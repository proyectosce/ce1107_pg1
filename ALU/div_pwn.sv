==> flow/design.v <==
module div_pwm #(
    parameter CLK_FREQ = 50_000_000,    
    parameter PWM_FREQ = 10_000         
)(
    input  logic clk,
    input  logic rst,
    output logic tick                
);
    localparam integer PWM_STEPS = 16;
    localparam integer STEP_CYCLES = CLK_FREQ / (PWM_FREQ * PWM_STEPS);
    localparam integer COUNTER_WIDTH = $clog2(STEP_CYCLES);
    logic [COUNTER_WIDTH-1:0] counter;
    always_ff @(posedge clk or posedge rst) begin
        if (rst)
            counter <= 0;
        else if (counter == STEP_CYCLES - 1)
            counter <= 0;
        else
            counter <= counter + 1;
    end
    assign tick = (counter == STEP_CYCLES - 1);
endmodule
Tool chain data of div_pwm
Tool output for the design above, in the order of the flow.
Lines are those of the file above, counted from 1.
Operators carry their Yosys type and port widths (W data, S select, Z words).
Cell names lack the library's common part.
The mark -- stands for no value.

design
  top = div_pwm
  clock input = clk
  cell library = sky130hd
  corner = tt_025C_1v80

After elaboration
Source: Yosys, flattened and elaborated, memories not mapped. Widths are those after wreduce; folded enables and synchronous resets count as part of the registers. Registers that Yosys merges into a memory's read port (data or address) are not register bits. Print and check cells do not count. Equal cells are merged and count once.

operators by class
  eq/ne operators = 1
  add/sub/neg operators = 1
  muxes and demuxes = 1

operator list
  cell                   count
  $add A9 B1 Y9 const B  1
  $eq A9 B9 Y1 const B   1
  $mux W9                1

storage and ports
  input bits = 2
  output and inout port bits = 1
  cells after elaboration = 4
  register bits after elaboration = 9

Depth
Depth = most cells in a row (Yosys ltp): at word level without a register or memory, in the mapped netlist without a sequential cell, where the memories' decode and read muxes count.

depth
  depth in word-level cells = 2
  ABC_AREA = 0
  mapped depth = 4
  depth with buffers taken out = 4

After synthesis
Yosys stat after the flow's synthesis: flattened, memories mapped to cells. It holds for the ABC_AREA given above (unset counts as 0); a run with the other value may have another netlist.
Totals and module areas in this step are rounded.

cells by type
  type       count  total area (um^2)
  dfrtp_1    9      225.216
  nand2_1    7      26.275
  xor2_1     3      26.275
  o311ai_2   1      16.266
  nand3_1    3      15.014
  o21bai_1   2      15.014
  ha_1       1      12.512
  nand4_2    1      12.512
  or3_1      2      12.512
  inv_1      3      11.261
  nand4bb_1  1      11.261
  nor3_1     2      10.01
  o211a_1    1      10.01
  o31a_1     1      8.758
  or3b_1     1      8.758
  nor2_1     2      7.507
  o22ai_1    1      6.256
  a21oi_1    1      5.005

Other cell types: 2; their cells: 2.

mapped netlist
  mapped cells = 44
  mapped flip-flops = 9
  mapped area = 450.4 um^2
  buffer cells = 1

Worst setup path after synthesis
Source: OpenSTA report_checks on the synthesized netlist (no wires, ideal clock, input and output delay 20% of the period each), path of least setup slack; recovery checks are left aside. Register names are those of the netlist, which keeps one name where synthesis merged equal registers.

timing path after synthesis
  path type = flip-flop to output port
  start = register counter[7]
  end = output tick
  path buffers = 0
  period = 2660 ps
  output delay = 532 ps
  stages = 3
  path delay = 1141 ps
  time at the first pin = 0 ps
  slack = 987 ps
  arrival = 1141 ps
  synthesis period reached = 1673 ps

"path delay" = arrival - input delay + setup time.
At an output port there is no setup time.
"stages" counts driving pins, that of a launching flip-flop among them; a cell with two outputs on the path counts twice.
"synthesis period reached" is the clock period less the worst setup slack; recovery checks do not enter. This is arithmetic on one report: input and output delays are still those of the set period (20% each).
The rows between start and end are the longest chain of elaborated cells between them; the timing report does not say that the signal goes this way. Where chains are equally long, one stands for them.
Each line given opens the expression or statement behind the cell; cells for indexed reads and writes are added by Yosys, which also makes memories of some case tables.
At most two assigning lines are given for a register; there are more.

on the way, after synthesis
  cell sequence = dfrtp_1 -> or3b_1 -> nor3_1
  length of the longest elaborated chain = 1
  elaborated cells on any way between the ends = 1
  classes of those cells = 1 x eq/ne

ends and longest elaborated chain, after synthesis
  element             RTL line  source
  start: declaration  12        logic [COUNTER_WIDTH-1:0] counter;
  start: assignment   15        counter <= 0;
  start: assignment   19        counter <= counter + 1;
  $eq A9 B9 Y1        21        assign tick = (counter == STEP_CYCLES - 1);
  end: declaration    7         output logic tick

Data sheet: physical implementation of div_pwm

Settings of 2 stored flow runs for module div_pwm (sky130hd), not sorted in any way. The constraints put input and output delay at 20% of the set period each and load the outputs with 0.01 pF.
Among the settings, n/a means not set for that run.

item                    run 1  run 2
period_ns               1.79   1.43
CORE_UTILIZATION        48     48
CAP_MARGIN              20     20
CORE_MARGIN             2      2
SLEW_MARGIN             20     20
PLACE_DENSITY_LB_ADDON  n/a    0.26
TNS_END_PERCENT         n/a    60
GPL_TIMING_DRIVEN       n/a    0
MIN_ROUTING_LAYER       n/a    met1
MAX_ROUTING_LAYER       n/a    met4

Run 1: unfinished; error PDN-0185 in floorplanning
Run 2: unfinished; error PDN-0185 in floorplanning
